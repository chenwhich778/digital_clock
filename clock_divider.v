==> flow/design.v <==
module clock_divider(
    input wire clk_50MHz,
    output reg clk_1kHz,
    output reg clk_1Hz
);
    reg [15:0] counter_1kHz = 0;
    reg [24:0] counter_1Hz = 0;
    always @(posedge clk_50MHz) begin
            if (counter_1kHz == 24_999) begin
                counter_1kHz <= 0;
                clk_1kHz <= ~clk_1kHz;
            end else begin
                counter_1kHz <= counter_1kHz + 1;
            end
    end
    always @(posedge clk_50MHz) begin
            if (counter_1Hz == 24_999_999) begin
                counter_1Hz <= 0;
                clk_1Hz <= ~clk_1Hz;
            end else begin
                counter_1Hz <= counter_1Hz + 1;
            end
    end
endmodule
* Step by step through the tools: clock_divider
What the tools print for clock_divider, step after step.
Line numbers count from 1 in the design file above.
Operators: Yosys type, input widths -> output width; for muxes data width and select width s.
Library cell names are shortened.
The mark -- stands for no value.
- Top module :: clock_divider
- Clock :: clk_50MHz
- Library :: sky130hd
- Timing corner :: tt_025C_1v80

* Elaborated design
Source: Yosys, flattened and elaborated, memories not mapped. Widths are those after wreduce; folded enables and synchronous resets count as part of the registers. Registers that Yosys merges into a memory's read port (data or address) are not register bits. Print and check cells do not count. Equal cells are merged and count once.
- $add $sub $neg :: 2
- Eq/ne operators :: 2
- Bitwise operators :: 2
** Operators by type and width (count)
- $add 25x1->25 const B :: 1
- $eq 25x25->1 const B :: 1
- $add 16x1->16 const B :: 1
- $eq 16x15->1 const B :: 1
- $not 1->1 :: 2
- Register bits after elaboration :: 43
- Output and inout port bits :: 2
- Cells after elaboration :: 10

* Depth
Depth = most cells in a row (Yosys ltp): at word level without a register or memory, in the mapped netlist without a sequential cell, where the memories' decode and read muxes count.
- Depth in word-level cells :: 1
- ABC_AREA :: 0
- Depth in mapped cells :: 6
- Mapped depth without buffers :: 5

* Netlist
Source: synth_stat.txt of the flow (Yosys; design flattened, memories mapped). It holds for the ABC_AREA given above (unset counts as 0); a run with the other value may have another netlist.
** Cells by type
- dfxtp_1 :: count 41, total area 820.787 µm²
- xor2_1 :: count 13, total area 113.859 µm²
- xnor2_1 :: count 11, total area 96.342 µm²
- nand2_1 :: count 17, total area 63.811 µm²
- a21oi_1 :: count 12, total area 60.058 µm²
- edfxtp_1 :: count 2, total area 60.058 µm²
- nand4_1 :: count 9, total area 56.304 µm²
- nor2_1 :: count 14, total area 52.55 µm²
- nand3_1 :: count 10, total area 50.048 µm²
- o31ai_1 :: count 6, total area 45.043 µm²
- or4_1 :: count 6, total area 45.043 µm²
- or3_1 :: count 7, total area 43.792 µm²
- and4_1 :: count 4, total area 35.034 µm²
- o21ai_0 :: count 7, total area 35.034 µm²
- inv_1 :: count 7, total area 26.275 µm²
- ha_1 :: count 2, total area 25.024 µm²
- nor3_1 :: count 5, total area 25.024 µm²
- nand4_4 :: count 1, total area 21.27 µm²
Other cell types: 14; their cells: 20.
- Cell count :: 194
- Mapped area :: 1831.8 µm²
- Sequential area :: 880.8 µm²
- Flip-flop cells :: 43
- Buffers :: 6

* Path before layout
OpenSTA on the mapped netlist: ideal clock, no wires. The path of least setup slack (recovery checks aside). Input and output delay are each 20% of the period. Register names are those of the netlist, which keeps one name where synthesis merged equal registers.
- Path kind :: register -> register
- Start point :: reg counter_1Hz[0]
- End point :: reg clk_1Hz
- Clock period :: 2.37 ns
- Launch time at the first pin :: 0.000 ns
- Arrival :: 1.432 ns
- Slack :: 0.643 ns
- Path delay :: 1.727 ns
- Stages on the path :: 6
- Buffers on the path :: 2
- Synthesis period reached :: 1.727 ns
"path delay" = arrival - input delay + setup time.
"stages on the path": output pins that drive a net of the path, with the launching flip-flop's if there is one; two outputs of one cell count as two.
"synthesis period reached" is the clock period less the worst setup slack; recovery checks do not enter. This is arithmetic on one report: input and output delays are still those of the set period (20% each).
Between the ends stands the longest chain of elaborated cells between them, by number of cells; it is not shown to be the way that was timed. Of several equally long chains one is given.
A line is the first line of the expression or statement that the cell stems from. Yosys adds cells for indexed reads and writes and turns some case tables into memories.
- Cell sequence :: dfxtp_1 > ha_1 > clkbuf_1 > nand3b_1 > nor4_4 > buf_6
- Length of the longest elaborated chain :: 1
- Elaborated cells on any way between the ends :: 1
- Source lines of those cells :: 1
- Classes of those cells :: eq/ne: 1
** Ends and longest elaborated chain, post-synthesis
- start: declaration :: line 7 : reg [24:0] counter_1Hz = 0;
- start: assignment :: line 18 : counter_1Hz <= 0;
- start: assignment :: line 21 : counter_1Hz <= counter_1Hz + 1;
- $eq 25x25->1 :: line 17 : if (counter_1Hz == 24_999_999) begin
- end: assignment :: line 19 : clk_1Hz <= ~clk_1Hz;
- end: declaration :: line 4 : output reg clk_1Hz

* Timing after layout
Path of least setup slack in the final report of run 1 (OpenROAD, finished layout, wires in). Where an end is a register, its clock arrival counts in the times.
- Path kind :: register -> register
- Start point :: reg counter_1Hz[0]
- End point :: reg clk_1Hz
- Clock period :: 3.11 ns
- Launch time at the first pin :: 0.28 ns
- Arrival :: 2.01 ns
- Slack :: 1.10 ns
- Stages on the path :: 6
- Buffers on the path :: 2
Between the ends stands the longest chain of elaborated cells between them, by number of cells; it is not shown to be the way that was timed. Of several equally long chains one is given.
- Cell sequence :: dfxtp_1 > ha_1 > clkbuf_1 > nand3b_1 > nor4_4 > buf_6
- Length of the longest elaborated chain :: 1
- Elaborated cells on any way between the ends :: 1
- Source lines of those cells :: 1
- Classes of those cells :: eq/ne: 1
** Ends and longest elaborated chain, post-layout
- start: declaration :: line 7 : reg [24:0] counter_1Hz = 0;
- start: assignment :: line 18 : counter_1Hz <= 0;
- start: assignment :: line 21 : counter_1Hz <= counter_1Hz + 1;
- $eq 25x25->1 :: line 17 : if (counter_1Hz == 24_999_999) begin
- end: assignment :: line 19 : clk_1Hz <= ~clk_1Hz;
- end: declaration :: line 4 : output reg clk_1Hz

Lab notebook: clock_divider

Stored flow runs of clock_divider (2 of them; Yosys, OpenROAD, sky130hd). They differ in their settings and are not a sequence. Constraints: input delay and output delay 20% of the set period each, output load 0.01 pF.
"achieved period" is the run's clock period less its worst setup slack. It is reckoned from that one timing run; input and output delays stay at 20% of the period that was set.
By "time used up by the worst setup path" is meant the share of the clock period that the worst setup path is allowed (20% is reserved at inputs, 20% at outputs), minus its slack. Clock arrival times at its registers enter into it.
By "total power of the final layout" is meant OpenSTA's value without simulated activity: inputs other than the clock are taken to toggle once in ten clock periods, and the tool carries that through the logic.

* Run 1
** Files
==> flow/run.sh <==
#!/bin/bash
# the make line also repeats the synthesis and layout settings of config.mk as NAME=value (left out here)
make -C /OpenROAD-flow-scripts/flow DESIGN_CONFIG=/design/flow/config.mk WORK_HOME=/design/flow/orfs CLKGATE_MAP_FILE= finish
==> flow/config.mk <==
export PLATFORM = sky130hd
export DESIGN_NAME = clock_divider
export DESIGN_NICKNAME = clock_divider
export VERILOG_FILES = /design/flow/design.v
export SDC_FILE = /design/flow/constraint.sdc
export NUM_CORES = 4
export LEC_CHECK = 0
export CAP_MARGIN = 20
export CORE_ASPECT_RATIO = 1.46
export CORE_MARGIN = 2
export CORE_UTILIZATION = 58
export GPL_TIMING_DRIVEN = 0
export PLACE_DENSITY_LB_ADDON = 0.28
export SLEW_MARGIN = 20
export TNS_END_PERCENT = 50
==> flow/constraint.sdc <==
create_clock -name core_clock -period 3.11 [get_ports {clk_50MHz}]
set_input_delay 0.6220 -clock core_clock [delete_from_list [all_inputs] [get_ports {clk_50MHz}]]
set_output_delay 0.6220 -clock core_clock [all_outputs]
set_load 0.01 [all_outputs]
** Results
- Lowest hold slack :: 0.448 ns
- Total power of the final layout :: 882.7 uW
- Time used up by the worst setup path :: 2.01 ns
- Critical path kind :: register -> register
- Achieved period :: 2.010 ns
- Utilization of the finished layout :: 66.0 %
- Setup slack of the worst path :: 1.100 ns
- Synthesis area :: 1831.8 µm²
- Summed negative setup slack :: 0.000 ns
- Std-cell area (final layout) :: 1981.9 µm²
- Die size :: 3631.9 µm²

* Run 2
** Files
==> flow/run.sh <==
#!/bin/bash
# the make line also repeats the synthesis and layout settings of config.mk as NAME=value (left out here)
make -C /OpenROAD-flow-scripts/flow DESIGN_CONFIG=/design/flow/config.mk WORK_HOME=/design/flow/orfs CLKGATE_MAP_FILE= finish
==> flow/config.mk <==
export PLATFORM = sky130hd
export DESIGN_NAME = clock_divider
export DESIGN_NICKNAME = clock_divider
export VERILOG_FILES = /design/flow/design.v
export SDC_FILE = /design/flow/constraint.sdc
export NUM_CORES = 4
export LEC_CHECK = 0
export ABC_AREA = 0
export CAP_MARGIN = 40
export CELL_PAD_IN_SITES_DETAIL_PLACEMENT = 0
export CELL_PAD_IN_SITES_GLOBAL_PLACEMENT = 1
export CORE_ASPECT_RATIO = 0.92
export CORE_MARGIN = 5
export CORE_UTILIZATION = 55
export CTS_CLUSTER_DIAMETER = 74
export MAX_ROUTING_LAYER = met5
export PLACE_DENSITY_LB_ADDON = 0.14
export SETUP_SLACK_MARGIN = -0.13
export SLEW_MARGIN = 20
==> flow/constraint.sdc <==
create_clock -name core_clock -period 1.43 [get_ports {clk_50MHz}]
set_input_delay 0.2860 -clock core_clock [delete_from_list [all_inputs] [get_ports {clk_50MHz}]]
set_output_delay 0.2860 -clock core_clock [all_outputs]
set_load 0.01 [all_outputs]
** Results
- Lowest hold slack :: 0.453 ns
- Summed negative setup slack :: -1.999 ns
- Die size :: 4585.6 µm²
- Setup slack of the worst path :: -0.160 ns
- Achieved period :: 1.590 ns
- Total power of the final layout :: 1804 uW
- Std-cell area (final layout) :: 2484.9 µm²
- Utilization of the finished layout :: 76.4 %
- Time used up by the worst setup path :: 1.59 ns
- Critical path kind :: register -> register
- Synthesis area :: 1831.8 µm²
