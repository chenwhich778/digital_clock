==> flow/design.v <==
module time_counter(
    input wire clk_1Hz,
    input wire rst,
    input wire sw0,
    input wire sw1,
    input wire sw2,
    input wire sw3,
	 input wire sw7,
    output reg led_1,
    output reg led_2,
    output reg led_3,
    output reg day_increment,
    output reg [4:0] hours,
    output reg [5:0] minutes,
    output reg [5:0] seconds
);
always @(posedge clk_1Hz) begin
        if (rst) begin
            hours <= 0;
            minutes <= 0;
            seconds <= 0;
            day_increment <= 0;
        end else if(sw0) begin
				hours <= hours;
            minutes <= minutes;
            seconds <= seconds;
            if (sw1) begin
                led_1 <= 1;
                seconds <= seconds + 1;
					 if(seconds == 59) seconds <= 0;
            end else begin
                led_1 <= 0;
            end
            if (sw2) begin
                led_2 <= 1;
                minutes <= minutes + 1;
					 if(minutes == 59) minutes <= 0;
            end else begin
                led_2 <= 0;
            end
            if (sw3) begin
                led_3 <= 1;
                hours <= hours + 1;
					 if(hours==23) hours <= 0;
            end else begin
                led_3 <= 0;
            end
		  end
		  else if(sw7) begin
		    hours<=23;
			 minutes<=59;
			 seconds<=50;
		  end
		  else begin
            if (seconds == 59) begin
                seconds <= 0;
                if (minutes == 59) begin
                    minutes <= 0;
                    if (hours == 23) begin
                        hours <= 0;
                        day_increment <= 1;
                    end else begin
                        hours <= hours + 1;
                        day_increment <= 0;
                    end
                end else begin
                    minutes <= minutes + 1;
                    day_increment <= 0;
                end
            end else begin
                seconds <= seconds + 1;
                day_increment <= 0;
            end
        end
    end
endmodule
**From RTL to reports: time_counter**

Tool output for the design above, in the order of the flow.
Line numbers count from 1 in the design file above.
Operators: Yosys type, input widths -> output width; for muxes data width and select width s.
Cell names lack the library's common part.
The mark -- stands for no value.

- Top: time_counter
- Clock port: clk_1Hz
- Cell library: sky130hd
- Corner: tt_025C_1v80

**Word-level counts**

Source: Yosys, flattened and elaborated, memories not mapped. Widths are those after wreduce. Registers that Yosys merges into a memory's read port (data or address) are not register bits. Print and check cells do not count. Equal cells are merged and count once.

- Equal/unequal tests: 6
- Reduce/logical cells: 6
- Add/subtract/negate cells: 3
- Mux-type cells: 21
- Bitwise operators: 3

Operator list:

| operator | number |
|---|---|
| $mux 6 | 9 |
| $mux 5 | 6 |
| $add 6x1->6 const B | 2 |
| $eq 6x6->1 const B | 2 |
| $ne 2x1->1 const B | 3 |
| $reduce_and 2->1 | 3 |
| $reduce_bool 3->1 | 2 |
| $mux 1 | 6 |
| $add 5x1->5 const B | 1 |
| $eq 5x5->1 const B | 1 |
| $not 1->1 | 3 |
| $reduce_and 3->1 | 1 |

- Output and inout bits: 21
- Input port bits: 7
- Register bits: 21
- Cells after elaboration: 46

**Depth**

Depth = most cells in a row (Yosys ltp): at word level without a register or memory, in the mapped netlist without a sequential cell, where the memories' decode and read muxes count.

- Word-level depth: 6
- ABC_AREA: 0
- Mapped depth: 6
- Depth with buffers taken out: 5

**After synthesis**

Yosys stat after the flow's synthesis: flattened, memories mapped to cells. It holds for the ABC_AREA given above (unset counts as 0); a run with the other value may have another netlist.
Totals and module areas in this step are rounded.

- Mapped area: 1,190 sq um
- Mapped cells: 137
- Mapped flip-flops: 21

Cell types:

| type | number |
|---|---|
| dfxtp_1 | 18 |
| edfxtp_1 | 3 |
| a21oi_1 | 11 |
| nor2_1 | 13 |
| inv_1 | 11 |
| a211oi_1 | 5 |
| ha_1 | 3 |
| nor3_1 | 7 |
| nand2b_1 | 5 |
| a221oi_1 | 3 |
| nand4_1 | 4 |
| and4b_2 | 2 |
| o21ai_0 | 4 |
| nand2_1 | 5 |
| a2111oi_0 | 2 |
| o32ai_1 | 2 |
| a221oi_2 | 1 |
| clkbuf_1 | 4 |

Not listed: further types 28, cells in them 34.

**Timing after synthesis**

Source: OpenSTA report_checks on the synthesized netlist (no wires, ideal clock, input and output delay 20% of the period each), path of least setup slack; recovery checks are left aside. Register names are those of the netlist, which keeps one name where synthesis merged equal registers.

- Path type: flip-flop to flip-flop
- Start point: register seconds[0]
- End point: register hours[2]
- Setup slack: 0.321 ns
- Stages on the path: 7
- Launch time at the first pin: 0.000 ns
- Path delay: 2.028 ns
- Data arrival time: 1.942 ns
- Required time: 2.264 ns
- Period: 2.35 ns
- Period reached after synthesis: 2.029 ns

"path delay" = arrival - input delay + setup time.
"stages on the path": output pins that drive a net of the path, with the launching flip-flop's if there is one; two outputs of one cell count as two.
"period reached after synthesis" = period - worst setup slack (recovery checks aside). The figure is calculated, with input and output delays left at 20% of the set period.
Between the ends stands the longest chain of elaborated cells between them, by number of cells; it is not shown to be the way that was timed. Of several equally long chains one is given.
Each line given opens the expression or statement behind the cell; cells for indexed reads and writes are added by Yosys, which also makes memories of some case tables.
At most two assigning lines are given for a register; there are more.

- Cells stage by stage: dfxtp_1 ha_1 inv_1 or4_1 buf_2 a211o_1 a221oi_2
- Cells in the longest elaborated chain: 4
- Elaborated cells between the ends (all ways): 6

Ends and longest elaborated chain, post-synthesis:

| what | RTL line | text |
|---|---|---|
| start: declaration | 15 | `output reg [5:0] seconds` |
| start: assignment | 26 | `seconds <= seconds;` |
| start: assignment | 29 | `seconds <= seconds + 1;` |
| $eq 6x6->1 | 55 | `if (seconds == 59) begin` |
| $mux 5 | 55 |  |
| $mux 5 | 49 | `else if(sw7) begin` |
| $mux 5 | 23 | `end else if(sw0) begin` |
| end: assignment | 24 | `hours <= hours;` |
| end: assignment | 43 | `hours <= hours + 1;` |
| end: declaration | 13 | `output reg [4:0] hours,` |

**Path in the finished layout**

Path of least setup slack in the final report of run 2 (OpenROAD, finished layout, wires in). Where an end is a register, its clock arrival counts in the times.

- Path type: flip-flop to flip-flop
- Start point: register minutes[1]
- End point: register hours[2]
- Data arrival time: 1.99 ns
- Required time: 2.22 ns
- Setup slack: 0.24 ns
- Launch time at the first pin: 0.32 ns
- Stages on the path: 6
- Period: 1.98 ns

Between the ends stands the longest chain of elaborated cells between them, by number of cells; it is not shown to be the way that was timed. Of several equally long chains one is given.
At most two assigning lines are given for a register; there are more.

- Cells stage by stage: dfxtp_4 ha_4 nand3b_1 or4_4 a211o_1 a221oi_2
- Cells in the longest elaborated chain: 5
- Elaborated cells between the ends (all ways): 7

Ends and longest elaborated chain, post-layout:

| what | RTL line | text |
|---|---|---|
| start: declaration | 14 | `output reg [5:0] minutes,` |
| start: assignment | 25 | `minutes <= minutes;` |
| start: assignment | 36 | `minutes <= minutes + 1;` |
| $eq 6x6->1 | 57 | `if (minutes == 59) begin` |
| $mux 5 | 57 |  |
| $mux 5 | 55 | `if (seconds == 59) begin` |
| $mux 5 | 49 | `else if(sw7) begin` |
| $mux 5 | 23 | `end else if(sw0) begin` |
| end: assignment | 24 | `hours <= hours;` |
| end: assignment | 43 | `hours <= hours + 1;` |
| end: declaration | 13 | `output reg [4:0] hours,` |

Lab notebook: time_counter

Measured results for time_counter: 2 stored runs of the Yosys and OpenROAD flow on sky130hd. The settings differ; the order carries no meaning. The constraints put input and output delay at 20% of the set period each and load the outputs with 0.01 pF.
"clock period reached" = clock period - worst setup slack. The figure is calculated, with input and output delays left at 20% of the set period.
"total power after layout" is the tool's figure for a default switching activity; nothing was simulated.
The results are shown rounded.
Among the settings, -- means not set for that run.
A result given as -- is not shown for that run.

| item | run 1 | run 2 |
|---|---|---|
| period_ns | 2.4 | 1.98 |
| CORE_UTILIZATION | 59 | 35 |
| SETUP_SLACK_MARGIN | 0.48 | 0.43 |
| PLACE_DENSITY_LB_ADDON | 0.23 | 0.06 |
| CELL_PAD_IN_SITES_DETAIL_PLACEMENT | 2 | -- |
| TNS_END_PERCENT | 35 | -- |
| GPL_TIMING_DRIVEN | 0 | -- |
| MAX_ROUTING_LAYER | met4 | -- |
| CAP_MARGIN | 20 | 20 |
| CORE_MARGIN | 2 | 2 |
| SLEW_MARGIN | 20 | 20 |
| CELL_PAD_IN_SITES_GLOBAL_PLACEMENT | -- | 2 |
| CTS_CLUSTER_DIAMETER | -- | 263 |
| MIN_ROUTING_LAYER | -- | met2 |
| die footprint (sq um) | -- | 3,870 |
| total power after layout (W) | -- | 0.00102 |
| lowest setup slack (ns) | -- | 0.237 |
| standard-cell area of the final layout (sq um) | -- | 1,940 |
| worst hold slack (ns) | -- | 0.462 |
| clock period reached (ns) | -- | 1.743 |
| post-synthesis cell area (sq um) | -- | 1,190 |
| total negative slack on setup checks (ns) | -- | 0.000 |

Run 1: no final report: placement broke off with DPL-0033
